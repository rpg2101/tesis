==> flow/design.v <==
`timescale 1ns / 1ps
module conversor
#(parameter N=4 , parameter logN = 2)
(
    input entrada_serie,
    input [N-1:0]patron_A,
    input [N-1:0]patron_B,
    input [N-1:0]patron_C,
    input clk,
    output out_A,
    output out_B,
    output out_C,
    output [N-1:0] out_par,
	 output out_serie
    );
	reg [N-1:0]dato;
	reg [logN-1:0]cuenta = 0;
	always @(posedge clk)
	begin
		if(cuenta==(N))
			begin
			cuenta<=0;
			end
		dato [cuenta] <= entrada_serie;
		cuenta<=cuenta+1;
	end
	assign out_serie = entrada_serie;
	assign out_par = dato;
	assign out_A= patron_A == dato;
	assign out_B= patron_B == dato;
	assign out_C= patron_C == dato;
endmodule
From RTL to reports: conversor --
What the tools print for conversor, step after step. Line numbers count from 1 in the design file above. The mark n/a stands for no value.
Set-up: top module conversor, clock port clk, standard-cell library sky130hd, library corner tt_025C_1v80

Word level --
Counts by Yosys on the flattened word-level netlist (proc, flatten, opt, wreduce; memories kept). Register bits leave out memories and registers merged into their read ports (data or address); mux counts leave out enables and synchronous resets folded into registers. Print and check cells are left out. Cells with the same type and inputs are merged into one.
Cells by class: $add $sub $neg 2, multipliers 0, divide/modulo/power cells 0, order comparisons 0, equality and inequality tests 3, shift operators 2, multiplexer cells 0, bitwise logic cells 3, reductions and logical operators 0
Operators by type and width (number):
- equality test 4 bit | 3
- variable shift 1 x 3 -> 4 bit | 1
- variable shift 1 x 3 -> 4 bit with constant A | 1
- bitwise AND 4 bit | 1
- OR 4 bit | 1
- NOT 4 bit | 1
- negator 2 -> 3 bit | 1
- adder 2 x 1 -> 2 bit with constant B | 1
Bit counts: register bits 6, bits in latches 0, RAM bits 0, memory bits (read-only) 0, clocked read ports x word width 0, memories 0, input port bits 14, cells after elaboration 12

Depth --
Yosys ltp: most cells in a row. Word level: on the elaborated netlist, between registers, memories and ports. Mapped: between sequential cells and ports; inverters and the memories' decode and read muxes count.
Logic depth: depth in word-level cells 5, ABC_AREA 1, mapped depth 5, depth with buffers taken out 5

Netlist --
Source: synth_stat.txt of the flow (Yosys; design flattened, memories mapped). It holds for the ABC_AREA given above (unset counts as 0); a run with the other value may have another netlist.
Synthesis totals: standard cells after synthesis 66, cell area after synthesis 436.7 sq um, sequential area 120.1 sq um, flip-flop cells 6, buffer cells 1
Cell types:
- sky130_fd_sc_hd__dfxtp_1 | number 6, total area 120.115 sq um
- sky130_fd_sc_hd__nand2_1 | number 24, total area 90.086 sq um
- sky130_fd_sc_hd__ha_1 | number 5, total area 62.56 sq um
- sky130_fd_sc_hd__inv_1 | number 14, total area 52.55 sq um
- sky130_fd_sc_hd__xnor2_1 | number 6, total area 52.55 sq um
- sky130_fd_sc_hd__nand4_1 | number 2, total area 12.512 sq um
- sky130_fd_sc_hd__o22ai_1 | number 2, total area 12.512 sq um
- sky130_fd_sc_hd__nor2_1 | number 3, total area 11.261 sq um
- sky130_fd_sc_hd__o21ai_0 | number 2, total area 10.01 sq um
- sky130_fd_sc_hd__buf_4 | number 1, total area 7.507 sq um
- sky130_fd_sc_hd__nand3_1 | number 1, total area 5.005 sq um

Timing after synthesis --
Path of least setup slack by OpenSTA after synthesis, without wires, with an ideal clock, recovery checks aside; 20% of the period is set as input and as output delay. Where synthesis merged equal registers, the netlist keeps one of their names.
Timing post-synthesis: path kind reg2reg, start register cuenta[0], end register dato[0], period 1230 ps, library setup time 122 ps, data arrival time 954 ps, required time 1108 ps, path slack 154 ps, path delay 1076 ps, stages 6, buffers on the path 0, period reached after synthesis 1076 ps
"path delay" = arrival - input delay + setup time. "stages" counts driving pins, that of a launching flip-flop among them; a cell with two outputs on the path counts twice. "period reached after synthesis" is the clock period less the worst setup slack; recovery checks do not enter. This is arithmetic on one report: input and output delays are still those of the set period (20% each). Between the ends stands the longest chain of elaborated cells between them, by number of cells; it is not shown to be the way that was timed. Of several equally long chains one is given. A line is the first line of the expression or statement that the cell stems from. Yosys adds cells for indexed reads and writes and turns some case tables into memories.
Between the ends, post-synthesis: cells stage by stage sky130_fd_sc_hd__dfxtp_1 sky130_fd_sc_hd__inv_1 sky130_fd_sc_hd__ha_1 sky130_fd_sc_hd__inv_1 sky130_fd_sc_hd__nand4_1 sky130_fd_sc_hd__o21ai_0, length of the longest elaborated chain 5, elaborated cells between the ends (all ways) 6, RTL lines with such cells 1
Ends and longest elaborated chain, post-synthesis:
- from (decl) | RTL line 17 | reg [logN-1:0]cuenta = 0;
- from (assign) | RTL line 22 | cuenta<=0;
- from (assign) | RTL line 25 | cuenta<=cuenta+1;
- negator 2 -> 3 bit | RTL line 24 | dato [cuenta] <= entrada_serie;
- variable shift 1 x 3 -> 4 bit | RTL line 24
- NOT 4 bit | RTL line 24
- bitwise AND 4 bit | RTL line 24
- OR 4 bit | RTL line 24
- to (assign) | RTL line 24
- to (decl) | RTL line 16 | reg [N-1:0]dato;

Worst path after layout --
From the final timing report of flow run 1: the path of least setup slack in the routed layout; clock arrival at registers is part of the times. The path's times are printed in steps of 10 ps; the period is the one set.
Timing after layout: path kind reg2out, start register dato[0], end output out_B, period 970 ps, data arrival time 1030 ps, required time 780 ps, path slack -250 ps, stages 7, buffers on the path 1
Between the ends stands the longest chain of elaborated cells between them, by number of cells; it is not shown to be the way that was timed. Of several equally long chains one is given.
Between the ends, after layout: cells stage by stage sky130_fd_sc_hd__dfxtp_4 sky130_fd_sc_hd__inv_4 sky130_fd_sc_hd__nand2_2 sky130_fd_sc_hd__nand2_2 sky130_fd_sc_hd__nand2_2 sky130_fd_sc_hd__nor2_1 sky130_fd_sc_hd__buf_2, length of the longest elaborated chain 1, elaborated cells between the ends (all ways) 1, RTL lines with such cells 1
Ends and longest elaborated chain, after layout:
- from (decl) | RTL line 16 | reg [N-1:0]dato;
- from (assign) | RTL line 24 | dato [cuenta] <= entrada_serie;
- equality test 4 bit | RTL line 30 | assign out_B= patron_B == dato;
- to (decl) | RTL line 11 | output out_B,

Below are 2 stored runs of the flow (Yosys, OpenROAD; platform sky130hd) on conversor, each with its settings and what was measured, unordered. Constraints: input delay and output delay 20% of the set period each, output load 0.01 pF.
"allowed time less slack (worst setup path)" means the part of the period allowed to the worst setup path (the constraints hold back 20% at inputs and 20% at outputs) less its slack; where the path has registers, the arrival times of their clocks count too.
"power consumption" rests on the timing tool's default activity at the inputs, not on a simulated workload.
"allowed time less slack (worst setup path)" is known to 10 ps.

[flow run 1] flow files
==> flow/run.sh <==
#!/bin/bash
# the make line also repeats the synthesis and layout settings of config.mk as NAME=value (left out here)
make -C /OpenROAD-flow-scripts/flow DESIGN_CONFIG=/design/flow/config.mk WORK_HOME=/design/flow/orfs CLKGATE_MAP_FILE= finish
==> flow/config.mk <==
export PLATFORM = sky130hd
export DESIGN_NAME = conversor
export DESIGN_NICKNAME = conversor
export VERILOG_FILES = /design/flow/design.v
export SDC_FILE = /design/flow/constraint.sdc
export NUM_CORES = 4
export LEC_CHECK = 0
export ABC_AREA = 1
export CAP_MARGIN = 20
export CORE_ASPECT_RATIO = 1.76
export CORE_MARGIN = 7
export CORE_UTILIZATION = 18
export CTS_CLUSTER_DIAMETER = 270
export CTS_CLUSTER_SIZE = 85
export GPL_TIMING_DRIVEN = 1
export MAX_ROUTING_LAYER = met5
export MIN_ROUTING_LAYER = met2
export PLACE_DENSITY_LB_ADDON = 0.07
export SETUP_SLACK_MARGIN = -0.05
export SLEW_MARGIN = 30
==> flow/constraint.sdc <==
create_clock -name core_clock -period 0.97 [get_ports {clk}]
set_input_delay 0.1940 -clock core_clock [delete_from_list [all_inputs] [get_ports {clk}]]
set_output_delay 0.1940 -clock core_clock [all_outputs]
set_load 0.01 [all_outputs]

[flow run 1] result: mapped cell area after synthesis 436.7 sq um; die area 4056.3 sq um; standard-cell area of the final layout 854.6 sq um; utilization in the final report 0.376; worst setup slack after layout -250 ps; sum of negative setup slack -856 ps; worst hold slack in the final report 538 ps; power consumption 0.7058 mW; allowed time less slack (worst setup path) 1030 ps; kind of the worst setup path reg2out

[flow run 2] flow files
==> flow/run.sh <==
#!/bin/bash
# the make line also repeats the synthesis and layout settings of config.mk as NAME=value (left out here)
make -C /OpenROAD-flow-scripts/flow DESIGN_CONFIG=/design/flow/config.mk WORK_HOME=/design/flow/orfs CLKGATE_MAP_FILE= finish
==> flow/config.mk <==
export PLATFORM = sky130hd
export DESIGN_NAME = conversor
export DESIGN_NICKNAME = conversor
export VERILOG_FILES = /design/flow/design.v
export SDC_FILE = /design/flow/constraint.sdc
export NUM_CORES = 4
export LEC_CHECK = 0
export CAP_MARGIN = 20
export CORE_MARGIN = 2
export CORE_UTILIZATION = 22
export SLEW_MARGIN = 20
==> flow/constraint.sdc <==
create_clock -name core_clock -period 1.25 [get_ports {clk}]
set_input_delay 0.2500 -clock core_clock [delete_from_list [all_inputs] [get_ports {clk}]]
set_output_delay 0.2500 -clock core_clock [all_outputs]
set_load 0.01 [all_outputs]

[flow run 2] result: mapped cell area after synthesis 402.9 sq um; die area 2189.8 sq um; standard-cell area of the final layout 737.0 sq um; utilization in the final report 0.427; worst setup slack after layout -173 ps; sum of negative setup slack -486 ps; worst hold slack in the final report 509 ps; power consumption 0.4231 mW; allowed time less slack (worst setup path) 1170 ps; kind of the worst setup path reg2out
