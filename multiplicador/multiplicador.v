==> flow/design.v <==
`timescale 1ns / 1ps
module multiplicador
#(
	parameter Bit = 3,
	parameter log2M=2,
	parameter EBit = 2*Bit+log2M,
	parameter M = 4,
	parameter N = 2,
	parameter P = 2
)
(
    input [(N*M*Bit)-1:0] in1w,
    input [(M*P*Bit)-1:0] in2w,
	 input clk,
    output reg [ P*N*EBit-1:0] out
);
reg [(N*M*Bit)-1:0] in1;
reg [(M*P*Bit)-1:0] in2;
wire [ P*N*EBit-1:0] outw;
	always @(posedge clk)
		begin
		in1 <= in1w; 
		in2 <= in2w;
		out<= outw;
		end
	generate
	genvar i ,j , k ;
	for (i = 0 ; i < N ; i = i+1)
	begin : filasmatrizA
	for (j = 0 ; j < P ; j = j+1)
	begin : columnasmatrizB
	wire [EBit-1:0] interna     [M-1:0];
	wire [EBit-1:0] sumainterna [M-1:0];
	for (k = 0 ; k < M ; k = k +1 )
	begin : sen_interna
		assign interna[k] = in1[i*M*Bit+(k+1)*Bit-1 -: Bit] * in2[k*P*Bit+(j+1)*Bit-1 -: Bit];
		if (k==0) 
		begin
			assign sumainterna [k] = interna [k]; 
	   end
		else
		begin 
			assign sumainterna [k] = interna [k] + sumainterna [k-1] ;
		end	
	end 
	assign outw [(i*EBit*P)+(j+1)*(EBit)-1 -: EBit] = sumainterna [M-1];
	end 
	end 
	endgenerate
endmodule
Reports on multiplicador
What the tools print for multiplicador, step after step.
Lines are those of the file above, counted from 1.
Operators carry their Yosys type and port widths (W data, S select, Z words).
Library cell names are shortened.
The mark n/a stands for no value.
Set-up
  top module: multiplicador
  clock input: clk
  cell library: sky130hd
  timing corner: tt_025C_1v80

After elaboration
Source: Yosys, flattened and elaborated, memories not mapped. Widths are those after wreduce; folded enables and synchronous resets count as part of the registers. Registers that Yosys merges into a memory's read port (data or address) are not register bits. Print and check cells do not count. Equal cells are merged and count once.
Word-level totals
  register bits: 80
  input bits: 49
  output and inout bits: 32
Cells by class
  $add $sub $neg: 12
  multipliers: 16
Operators with widths (count)
  $mul A3 B3 Y6: 16
  $add A6 B7 Y8: 4
  $add A6 B8 Y8: 4
  $add A6 B6 Y7: 4

Depth
Longest topological path by Yosys (ltp), each cell counted once; first at word level (registers and memories cut), then after technology mapping (sequential cells cut; the memories' decode and read muxes count).
Logic depth
  depth after elaboration: 4
  ABC_AREA: 0
  depth in mapped cells: 16

After synthesis
Yosys stat after the flow's synthesis: flattened, memories mapped to cells. It holds for the ABC_AREA given above (unset counts as 0); a run with the other value may have another netlist.
Synthesis totals
  standard cells after synthesis: 603
  cell area after synthesis: 6287.3 um^2
  area of sequential cells: 1601.5 um^2
  flip-flops: 80
Cell types
  fa_1: count 100, area in all 2001.92 um^2
  dfxtp_1: count 80, area in all 1.6E+03 um^2
  ha_1: count 80, area in all 1000.96 um^2
  and2_1: count 101, area in all 631.856 um^2
  inv_1: count 153, area in all 574.301 um^2
  nand2_1: count 43, area in all 161.405 um^2
  xnor2_1: count 8, area in all 70.067 um^2
  nor2_1: count 10, area in all 37.536 um^2
  a211o_1: count 4, area in all 35.034 um^2
  a21oi_1: count 7, area in all 35.034 um^2
  o21ai_2: count 4, area in all 35.034 um^2
  xor2_1: count 4, area in all 35.034 um^2
  o211ai_1: count 4, area in all 30.029 um^2
  a21o_1: count 3, area in all 22.522 um^2
  a21oi_2: count 1, area in all 8.758 um^2
  nand2b_1: count 1, area in all 6.256 um^2

Timing after synthesis
Path of least setup slack by OpenSTA after synthesis, without wires, with an ideal clock, recovery checks aside; 20% of the period is set as input and as output delay. Where synthesis merged equal registers, the netlist keeps one of their names.
Timing path after synthesis
  path kind: reg-to-reg
  start point: reg in1[17]
  end point: reg out[30]
  period: 4.37 ns
  library setup time: 0.072 ns
  time at the first pin: 0.000 ns
  arrival: 4.028 ns
  data required time: 4.298 ns
  slack: 0.271 ns
  delay of the path: 4.100 ns
  stages on the path: 14
  path buffers: 0
  synthesis period reached: 4.099 ns
"delay of the path" = arrival - input delay + setup time.
"stages on the path" counts driving pins, that of a launching flip-flop among them; a cell with two outputs on the path counts twice.
"synthesis period reached" = period - worst setup slack (recovery checks aside). The figure is calculated, with input and output delays left at 20% of the set period.
Between the ends stands the longest chain of elaborated cells between them, by number of cells; it is not shown to be the way that was timed. Of several equally long chains one is given.
Each line given opens the expression or statement behind the cell; cells for indexed reads and writes are added by Yosys, which also makes memories of some case tables.
Between the ends, after synthesis
  cell sequence: dfxtp_1 > and2_1 > fa_1 > inv_1 > fa_1 > inv_1 > fa_1 > fa_1 > fa_1 > inv_1 > fa_1 > nand2b_1 > a21oi_1 > xor2_1
  cells in the longest elaborated chain: 4
RTL lines, path after synthesis
  from (decl): line 17  | reg [(N*M*Bit)-1:0] in1;
  from (assign): line 22  | in1 <= in1w;
  $mul A3 B3 Y6: line 36  | assign interna[k] = in1[i*M*Bit+(k+1)*Bit-1 -: Bit] * in2[k*P*Bit+(j+1)*Bit-1 -: Bit];
  $add A6 B6 Y7: line 43  | assign sumainterna [k] = interna [k] + sumainterna [k-1] ;
  $add A6 B7 Y8: line 43
  $add A6 B8 Y8: line 43
  to (assign): line 24  | out<= outw;
  to (decl): line 15  | output reg [ P*N*EBit-1:0] out

Timing after layout
Path of least setup slack in the final report of run 1 (OpenROAD, finished layout, wires in). Where an end is a register, its clock arrival counts in the times.
Timing path post-layout
  path kind: reg-to-reg
  start point: reg in1[17]
  end point: reg out[30]
  period: 4.84 ns
  library setup time: 0.08 ns
  time at the first pin: 0.35 ns
  arrival: 4.55 ns
  data required time: 5.11 ns
  slack: 0.57 ns
  stages on the path: 17
  path buffers: 0
Between the ends stands the longest chain of elaborated cells between them, by number of cells; it is not shown to be the way that was timed. Of several equally long chains one is given.
Between the ends, post-layout
  cell sequence: dfxtp_2 > and2_4 > fa_1 > inv_2 > fa_1 > inv_1 > fa_2 > inv_2 > fa_2 > inv_2 > ha_4 > ha_4 > inv_2 > fa_2 > nand2b_4 > a21oi_4 > xor2_1
  cells in the longest elaborated chain: 4
RTL lines, path post-layout
  from (decl): line 17  | reg [(N*M*Bit)-1:0] in1;
  from (assign): line 22  | in1 <= in1w;
  $mul A3 B3 Y6: line 36  | assign interna[k] = in1[i*M*Bit+(k+1)*Bit-1 -: Bit] * in2[k*P*Bit+(j+1)*Bit-1 -: Bit];
  $add A6 B6 Y7: line 43  | assign sumainterna [k] = interna [k] + sumainterna [k-1] ;
  $add A6 B7 Y8: line 43
  $add A6 B8 Y8: line 43
  to (assign): line 24  | out<= outw;
  to (decl): line 15  | output reg [ P*N*EBit-1:0] out

Hand-over note for multiplicador

Design multiplicador on sky130hd. What follows are 2 stored runs of the flow, each under its own settings; their order means nothing. The constraints put input and output delay at 20% of the set period each and load the outputs with 0.01 pF.
"achieved clock period (ns)" means the clock period less the worst setup slack. The figure is calculated, with input and output delays left at 20% of the set period.
"worst setup path time (ns)" means the part of the period allowed to the worst setup path (the constraints hold back 20% at inputs and 20% at outputs) less its slack; where the path has registers, the arrival times of their clocks count too.
By "finish__power__total" is meant OpenSTA's value without simulated activity: inputs other than the clock are taken to toggle once in ten clock periods, and the tool carries that through the logic.

Flow files of run 1
==> flow/run.sh <==
#!/bin/bash
# the make line also repeats the synthesis and layout settings of config.mk as NAME=value (left out here)
make -C /OpenROAD-flow-scripts/flow DESIGN_CONFIG=/design/flow/config.mk WORK_HOME=/design/flow/orfs CLKGATE_MAP_FILE= finish
==> flow/config.mk <==
export PLATFORM = sky130hd
export DESIGN_NAME = multiplicador
export DESIGN_NICKNAME = multiplicador
export VERILOG_FILES = /design/flow/design.v
export SDC_FILE = /design/flow/constraint.sdc
export NUM_CORES = 4
export LEC_CHECK = 0
export CAP_MARGIN = 20
export CELL_PAD_IN_SITES_DETAIL_PLACEMENT = 0
export CORE_ASPECT_RATIO = 0.7
export CORE_MARGIN = 2
export CORE_UTILIZATION = 69
export PLACE_DENSITY = 0.83
export SETUP_SLACK_MARGIN = 0.78
export SLEW_MARGIN = 35
==> flow/constraint.sdc <==
create_clock -name core_clock -period 4.84 [get_ports {clk}]
set_input_delay 0.9680 -clock core_clock [delete_from_list [all_inputs] [get_ports {clk}]]
set_output_delay 0.9680 -clock core_clock [all_outputs]
set_load 0.01 [all_outputs]

report of run 1
yosys chip area after synthesis (um^2): 6287.3
finish__design__die__area: 9903.6
finish__design__instance__area__stdcell: 8003.9
finish__timing__setup__ws: 0.567
finish__timing__setup__tns: 0.000
finish__power__total: 3.743e-03
achieved clock period (ns): 4.273
worst setup path time (ns): 4.27
worst setup path kind: reg-to-reg

Flow files of run 2
==> flow/run.sh <==
#!/bin/bash
# the make line also repeats the synthesis and layout settings of config.mk as NAME=value (left out here)
make -C /OpenROAD-flow-scripts/flow DESIGN_CONFIG=/design/flow/config.mk WORK_HOME=/design/flow/orfs CLKGATE_MAP_FILE= finish
==> flow/config.mk <==
export PLATFORM = sky130hd
export DESIGN_NAME = multiplicador
export DESIGN_NICKNAME = multiplicador
export VERILOG_FILES = /design/flow/design.v
export SDC_FILE = /design/flow/constraint.sdc
export NUM_CORES = 4
export LEC_CHECK = 0
export ABC_AREA = 0
export CAP_MARGIN = 20
export CORE_ASPECT_RATIO = 1.23
export CORE_MARGIN = 2
export CORE_UTILIZATION = 60
export PLACE_DENSITY = 0.68
export SLEW_MARGIN = 25
export TNS_END_PERCENT = 20
==> flow/constraint.sdc <==
create_clock -name core_clock -period 2.82 [get_ports {clk}]
set_input_delay 0.5640 -clock core_clock [delete_from_list [all_inputs] [get_ports {clk}]]
set_output_delay 0.5640 -clock core_clock [all_outputs]
set_load 0.01 [all_outputs]

report of run 2
yosys chip area after synthesis (um^2): 6287.3
finish__design__die__area: 11318.1
finish__design__instance__area__stdcell: 8209.1
finish__timing__setup__ws: -1.219
finish__timing__setup__tns: -23.733
finish__power__total: 6.464e-03
achieved clock period (ns): 4.039
worst setup path time (ns): 4.04
worst setup path kind: reg-to-reg

End of note.
