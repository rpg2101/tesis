==> flow/design.v <==
`timescale 1ns / 1ps
module contador_BCD
#(parameter N=4)
(
    input clk,
    input rst,
	 input clk_en,
	 input [1:0] sel,
    output wire [N*4-1:0] sal,
	 output [3:0] sal_aux
);
	wire [N-1:0] interna;
	wire [3:0] salidas [N-1:0];
	generate
	genvar i;
	for (i=0;i<N;i=i+1) 
	begin : iteracioncont 
		reg [3:0] cont = 0 ;
		wire cmp ,res, aux1 , aux2 , clk_en_int  ; 
		always @(posedge clk)
		begin
			if (aux2)  
				cont <= 0;
			else
			begin 
				if (clk_en_int)
						cont <= cont + 1 ;
			end
		end  
		assign sal[(i+1)*4-1:i*4] = cont;
		assign cmp = cont == 9; 
		assign aux1 = cmp & clk_en_int ;
		assign aux2 = aux1 | rst;
		assign interna [i] = cmp;
		assign salidas [i] = sal[(i+1)*4-1:i*4];
		if (i!=0) 
		begin : primerelem
			assign clk_en_int = clk_en  &  res;
			assign res = & interna [i-1:0];
		end
		else begin
			assign clk_en_int = clk_en ;
		end 
	end  
	endgenerate 
	assign sal_aux = salidas[sel];
endmodule
# == Reports on contador_BCD ==
# The steps from the RTL of contador_BCD to its reports follow in flow order.
# Line numbers count from 1 in the design file above.
# Cell names lack the library's common part.
# Not given: --
# setup
design,contador_BCD
clk_port,clk
library,sky130hd
pvt_corner,tt_025C_1v80

# == Word level ==
# Source: Yosys, flattened and elaborated. Widths are those after wreduce; folded enables and synchronous resets count as part of the registers. Registers that Yosys merges into a memory's read port (data or address) are not register bits. Print and check cells do not count. Equal cells are merged and count once.
# op_classes
addsub,4
n_eq,7
mux,1
bitwise,10
reduce_and_logical,3
# ops
op,count
4-bit by 1-bit adder with 4-bit output (second input constant),4
4-bit == test (second input constant),4
4-bit parallel mux with 4-bit select,1
1-bit bitwise AND,6
1-bit bitwise OR,4
2-bit == test (second input constant),2
3-bit AND reduction,1
2-bit by 1-bit == test with 1-bit output (second input constant),1
2-bit logical NOT,1
2-bit AND reduction,1
# bits
regBits,16
out_inout_bits,20

# == Longest topological paths ==
# Yosys ltp: most cells in a row. Word level: on the elaborated netlist, between registers, memories and ports. Mapped: between sequential cells and ports; inverters and the memories' decode and read muxes count.
# depth
ltp_word,5
ABC_AREA,0
depth_mapped,6
depth_no_buf,5

# == Synthesis result ==
# The flow's flattened synthesis, as Yosys stat reports it; memories are mapped. The netlist is that of the ABC_AREA named above (0 if unset); the other value can give another one.
# Totals and module areas in this step are rounded.
# synth_totals
cells,103
area_um2,1017
sequential_area_um2,320.3
ff_cells,16
buf_cells,4
# types
type,count
dfxtp_1,16
ha_1,8
mux4_2,4
or3_1,7
nand2_1,9
a21oi_1,6
inv_1,8
mux2i_1,3
nand4b_4,1
o31ai_1,3
nor4_4,1
nand3_1,4
nand3b_4,1
a311oi_1,2
and3b_1,2
xor2_1,2
a211oi_1,2
nor2_1,4
# Other cell types: 17; their cells: 20.

# == Path before layout ==
# Source: OpenSTA report_checks on the synthesized netlist (no wires, ideal clock, input and output delay 20% of the period each), path of least setup slack; recovery checks are left aside. Register names are those of the netlist, which keeps one name where synthesis merged equal registers.
# synth_path
path_kind,input to output
startpoint,in sel[0]
endpoint,out sal_aux[0]
period_ns,3.06
out_delay_ns,0.612
launch_ns,0.612
arrival_ns,1.118
required_ns,2.448
path_slack_ns,1.330
delay_ns,0.506
path_stages,1
n_path_buf,0
synth_period_reached_ns,1.73
# "delay_ns" = arrival - input delay + setup time.
# A path that ends at an output port has no setup time.
# "path_stages": output pins that drive a net of the path, with the launching flip-flop's if there is one; two outputs of one cell count as two.
# "synth_period_reached_ns" is the clock period less the worst setup slack; recovery checks do not enter. This is arithmetic on one report: input and output delays are still those of the set period (20% each).
# Between the ends stands the longest chain of elaborated cells between them, by number of cells; it is not shown to be the way that was timed. Of several equally long chains one is given.
# Each line given opens the expression or statement behind the cell; cells for indexed reads and writes are added by Yosys, which also makes memories of some case tables.
# synth_between
cell_sequence,mux4_2
elab_chain_cells,2
cone_cells,5
lines_between,1
cone_classes,3 x eq/ne; 1 x mux; 1 x reduce/logical
# synth_rtl
item,line,text
"start, declared",8,"input [1:0] sel,"
2-bit == test,46,assign sal_aux = salidas[sel];
4-bit parallel mux with 4-bit select,46,
"end, declared",10,output [3:0] sal_aux

# == Timing after layout ==
# From the final timing report of run 1: the path of least setup slack in the routed layout; clock arrival at registers is part of the times.
# layout_path
path_kind,input to output
startpoint,in sel[1]
endpoint,out sal_aux[1]
period_ns,2.82
out_delay_ns,0.56
launch_ns,0.56
arrival_ns,1.93
required_ns,2.26
path_slack_ns,0.33
path_stages,3
n_path_buf,2
# Between the ends stands the longest chain of elaborated cells between them, by number of cells; it is not shown to be the way that was timed. Of several equally long chains one is given.
# layout_between
cell_sequence,clkdlybuf4s50_1 -> mux4_2 -> clkdlybuf4s50_1
elab_chain_cells,2
cone_cells,5
lines_between,1
cone_classes,3 x eq/ne; 1 x mux; 1 x reduce/logical
# layout_rtl
item,line,text
"start, declared",8,"input [1:0] sel,"
2-bit == test,46,assign sal_aux = salidas[sel];
4-bit parallel mux with 4-bit select,46,
"end, declared",10,output [3:0] sal_aux

# 2 stored runs of contador_BCD in the flow (synthesis by Yosys, layout by OpenROAD, sky130hd cells), in arbitrary order. Constraints: input delay and output delay 20% of the set period each, output load 0.01 pF.
# By "total_power_mw" is meant OpenSTA's value without simulated activity: inputs other than the clock are taken to toggle once in ten clock periods, and the tool carries that through the logic.
# Results are given in rounded form.
# Among the settings, -- means not set for that run.
# A result given as -- is not shown for that run.
setting or result,run 1,run 2
period_ns,2.82,2.46
CORE_UTILIZATION,43,53
SETUP_SLACK_MARGIN,-0.0,0.27
PLACE_DENSITY,0.81,--
CELL_PAD_IN_SITES_GLOBAL_PLACEMENT,1,3
TNS_END_PERCENT,20,60
SLEW_MARGIN,40,20
MIN_ROUTING_LAYER,met1,--
CAP_MARGIN,20,30
CORE_MARGIN,2,9
PLACE_DENSITY_LB_ADDON,--,0.28
HOLD_SLACK_MARGIN,--,0.22
CELL_PAD_IN_SITES_DETAIL_PLACEMENT,--,0
ABC_AREA,--,1
GPL_ROUTABILITY_DRIVEN,--,1
setupTns_ns,0.000,--
total_power_mw,0.3935,--
final_cell_area_um2,1290,--
finish.utilization_pct,57.8,--
worst_hold_slack_ns,0.547,--
worst_setup_slack_ns,0.331,--
total_die_area_um2,2770,--
synthesis_area_um2,1017,--
# Run 2: unfinished; error FLW-0024 in placement
